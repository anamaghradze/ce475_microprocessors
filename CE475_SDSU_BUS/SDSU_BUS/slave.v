==> flow/design.v <==
module multiplier(
	input clk, 
	input reset,
	input [15:0] A, 
	input [15:0] B,
	output reg ready,
	output reg [31:0] result
);
reg [15:0] a;
reg [15:0] b;
reg [5:0] i = 0;
always @(posedge clk)
begin
	if(reset == 0)
	begin 
		a <= A;
		b <= B;   
		result <= 0;
		ready <= 0;
	end	
	else 
	begin
		if(i < 16)
		begin
			if(b[i] == 1) result <= result + (a << i);
			i <= i + 1;	
		end
		else ready <= 1;
	end		
end
endmodule
module slave(
	input clk,
	input	valid,
	input [4:0] WAddr, 
	input [31:0] WData, 
	input [4:0] RAddr,	
	output reg [31:0] RData, 
	output reg ready
);
reg [31:0] REG [31:0]; 
reg calculate = 0;
wire [31:0] multiplication_result;
wire multiplication_finished;
multiplier m(clk, calculate, REG[1][15:0], REG[2][15:0], multiplication_finished, multiplication_result[31:0]);  
always @(posedge clk)
begin	
	REG[0][0] <= WAddr == 0 && WData[31:0] == 1; 
	ready <= multiplication_finished;
	if(multiplication_finished)
	begin
		REG[RAddr][31:0] <= multiplication_result;
		RData[31:0] <= multiplication_result;
	end
	if(valid == 0)
	begin
		if(REG[0][0] == 1) 
		begin 
		   calculate <= 1; 
			REG[0][0] <= 0; 
		end
	end
	else
	begin
		REG[WAddr][31:0] <= WData[31:0]; 
		ready <= 0;
	end
end
endmodule
# Reports on slave
# Tool output for the design above, in the order of the flow.
# Line numbers count from 1 in the design file above.
# Not given: -
# design
top_module	slave
clock	clk
cell_library	sky130hd
lib_corner	tt_025C_1v80

# Word-level counts
# Source: Yosys, flattened and elaborated, memories not mapped. Widths are those after wreduce. Registers that Yosys merges into a memory's read port (data or address) are not register bits. Print and check cells do not count.
# Yosys's memory passes give these memory sizes; they may raise the number of words (mostly to a power of two), join words into wider ones and drop unused or constant bits.
# word_totals
ramBits	1024
register_bits	73
n_memories	1
wordCells	40
clocked_rd_ports_x_width	64
# mem_list
name	words	width	rd	wr	line	source
REG	32	32	3	3	41	reg [31:0] REG [31:0];
# op_classes
eq_ne	2
mux	11
shifts	2
cmp	1
n_reduce_logical	7
bitwise	8
n_addsub	2
# ops
cell	count
32-bit two-way mux	4
16-bit by 6-bit << shifter with 32-bit output	1
32-bit by 1-bit equality test with 1-bit output with constant B	1
32-bit adder	1
16-bit by 6-bit indexed select with 1-bit output	1
5-bit two-way mux	2
2-bit AND reduction	3
6-bit by 1-bit adder with 6-bit output with constant B	1
6-bit by 5-bit < comparator with 1-bit output with constant B	1
5-bit equality test with constant B	1
5-bit zero test	1
1-bit two-way mux	5
1-bit bitwise AND	3
1-bit inverter	3
1-bit zero test	2
1-bit OR with constant A	1
1-bit bitwise AND with constant B	1
1-bit logical AND	1

# Logic depth
# Yosys ltp: most cells in a row. Word level: on the elaborated netlist, between registers, memories and ports. Mapped: between sequential cells and ports; inverters and the memories' decode and read muxes count.
# logic_depth
depth_word	5
abc_area	0
mapped_depth	19

# Synthesis result
# Source: synth_stat.txt of the flow (Yosys; design flattened, memories mapped). It holds for the ABC_AREA given above (unset counts as 0); a run with the other value may have another netlist.
# types
cell	count	type_area_um2
sky130_fd_sc_hd__edfxtp_1	103	3.09E+03
sky130_fd_sc_hd__dfxtp_1	35	700.672
sky130_fd_sc_hd__mux2_2	43	484.214
sky130_fd_sc_hd__ha_1	32	400.384
sky130_fd_sc_hd__mux4_2	13	292.781
sky130_fd_sc_hd__a21oi_1	58	290.278
sky130_fd_sc_hd__nor2_1	62	232.723
sky130_fd_sc_hd__nand2_1	61	228.97
sky130_fd_sc_hd__mux2i_1	17	170.163
sky130_fd_sc_hd__o21ai_0	33	165.158
sky130_fd_sc_hd__nand3_1	32	160.154
sky130_fd_sc_hd__a21o_1	16	120.115
sky130_fd_sc_hd__xnor2_1	13	113.859
sky130_fd_sc_hd__nor3_1	18	90.086
sky130_fd_sc_hd__and2_1	14	87.584
sky130_fd_sc_hd__clkbuf_1	20	75.072
sky130_fd_sc_hd__nand4_1	12	75.072
sky130_fd_sc_hd__nor4_1	12	75.072
# Other cell types: 51; their cells: 157.
# synth_totals
mapped_area_um2	8001.4
cells	751
ffs	138
seq_area_um2	3793.6
# By module: a second synthesis without flattening, with its own total; a netlist apart from the flattened one above.
# unflattened
hier_cells	777
hier_area_um2	8361.8
# Each row is one instance without its submodules.
# modules
module	n_cells	instances	mod_area_um2
multiplier	643	1	5693.0
slave	134	1	2668.8

# Worst setup path after synthesis
# OpenSTA on the mapped netlist: ideal clock, no wires. The path of least setup slack (recovery checks aside). Input and output delay are each 20% of the period. Register names are those of the netlist, which keeps one name where synthesis merged equal registers.
# synth_timing
path_kind	register to register
startpoint	register m.i[0]
endpoint	register m.result[30]
driving_pins	19
slack_ns	0.649
tclk_ns	4.53
delay_ns	3.881
required_ns	4.451
launch_ns	0.000
arrival_time_ns	3.802
synth_period_reached_ns	3.881
# "delay_ns" = arrival - input delay + setup time.
# "driving_pins": output pins that drive a net of the path, with the launching flip-flop's if there is one; two outputs of one cell count as two.
# "synth_period_reached_ns" = period - worst setup slack (recovery checks aside). The figure is calculated, with input and output delays left at 20% of the set period.
# The rows between start and end are the longest chain of elaborated cells between them; the timing report does not say that the signal goes this way. Where chains are equally long, one stands for them.
# A line is the first line of the expression or statement that the cell stems from. Yosys adds cells for indexed reads and writes and turns some case tables into memories.
# synth_via
cell_sequence	sky130_fd_sc_hd__edfxtp_1 -> sky130_fd_sc_hd__buf_6 -> sky130_fd_sc_hd__buf_4 -> sky130_fd_sc_hd__buf_2 -> sky130_fd_sc_hd__mux2_2 -> sky130_fd_sc_hd__mux2i_1 -> sky130_fd_sc_hd__o22a_1 -> sky130_fd_sc_hd__o21ai_0 -> sky130_fd_sc_hd__a22oi_1 -> sky130_fd_sc_hd__nor2_1 -> sky130_fd_sc_hd__ha_1 -> sky130_fd_sc_hd__buf_2 -> sky130_fd_sc_hd__a21o_1 -> sky130_fd_sc_hd__o21ba_2 -> sky130_fd_sc_hd__o22ai_1 -> sky130_fd_sc_hd__a211o_1 -> sky130_fd_sc_hd__or4_1 -> sky130_fd_sc_hd__o21a_1 -> sky130_fd_sc_hd__o211ai_1
elab_chain_len	2
cells_between	5
cone_lines	2
# synth_lines
element	line	source
from (decl)	11	reg [5:0] i = 0;
from (assign)	26	i <= i + 1;
16-bit by 6-bit << shifter with 32-bit output	25	if(b[i] == 1) result <= result + (a << i);
32-bit adder	25
to (assign)	18	result <= 0;
to (assign)	25
to (decl)	7	output reg [31:0] result

# Worst path after layout
# From the final timing report of run 1: the path of least setup slack in the routed layout; clock arrival at registers is part of the times.
# layout_timing
path_kind	register to register
startpoint	register m.i[1]
endpoint	register m.result[24]
required_ns	4.80
slack_ns	0.30
launch_ns	0.42
tclk_ns	4.45
arrival_time_ns	4.51
driving_pins	14
# The rows between start and end are the longest chain of elaborated cells between them; the timing report does not say that the signal goes this way. Where chains are equally long, one stands for them.
# layout_via
cell_sequence	sky130_fd_sc_hd__edfxtp_1 -> sky130_fd_sc_hd__buf_4 -> sky130_fd_sc_hd__mux2i_1 -> sky130_fd_sc_hd__o22a_1 -> sky130_fd_sc_hd__a21oi_1 -> sky130_fd_sc_hd__and2_1 -> sky130_fd_sc_hd__ha_1 -> sky130_fd_sc_hd__a21o_1 -> sky130_fd_sc_hd__nand3_1 -> sky130_fd_sc_hd__and3_1 -> sky130_fd_sc_hd__o21ai_0 -> sky130_fd_sc_hd__a41oi_1 -> sky130_fd_sc_hd__or4_1 -> sky130_fd_sc_hd__o211ai_2
elab_chain_len	2
cells_between	5
cone_lines	2
# layout_lines
element	line	source
from (decl)	11	reg [5:0] i = 0;
from (assign)	26	i <= i + 1;
16-bit by 6-bit << shifter with 32-bit output	25	if(b[i] == 1) result <= result + (a << i);
32-bit adder	25
to (assign)	18	result <= 0;
to (assign)	25
to (decl)	7	output reg [31:0] result

# Measured data: module slave, platform sky130hd, 2 stored runs of the flow under differing settings, order arbitrary. Input and output delays are each 20% of the period that was set; the output load is 0.01 pF.
# "clock_period_reached_ns" is the run's clock period less its worst setup slack. It is reckoned from that one timing run; input and output delays stay at 20% of the period that was set.
# "worst_setup_path_time_ns": the worst setup path's part of the clock period (all of it between registers, 20% less for each end at a port) less its slack. A launch clock that arrives late makes it longer, a capture clock that arrives late makes it shorter.
# "totalPower_mw" rests on the timing tool's default activity at the inputs, not on a simulated workload.
# Settings: . = not set for that run.
run name	period_ns	CAP_MARGIN	CORE_MARGIN	CORE_UTILIZATION	SLEW_MARGIN	PLACE_DENSITY_LB_ADDON	CELL_PAD_IN_SITES_DETAIL_PLACEMENT	CTS_CLUSTER_SIZE	MIN_ROUTING_LAYER	yosys.chip_area_um2	dieArea_um2	final_stdcell_area_um2	final_util_frac	final_setup_ws_ns	setup_tns_ns	hold_ws_ns	totalPower_mw	clock_period_reached_ns	worst_setup_path_time_ns	critical_path_kind
run 1	4.45	20	2	40	20	.	.	.	.	8001.4	21151.3	9681.8	0.496	0.299	0.000	0.412	2.890	4.151	4.15	register to register
run 2	3.71	20	4	25	20	0.25	2	67	met1	8001.4	34931.6	11491.0	0.364	-0.334	-1.233	0.423	3.481	4.044	4.04	register to register
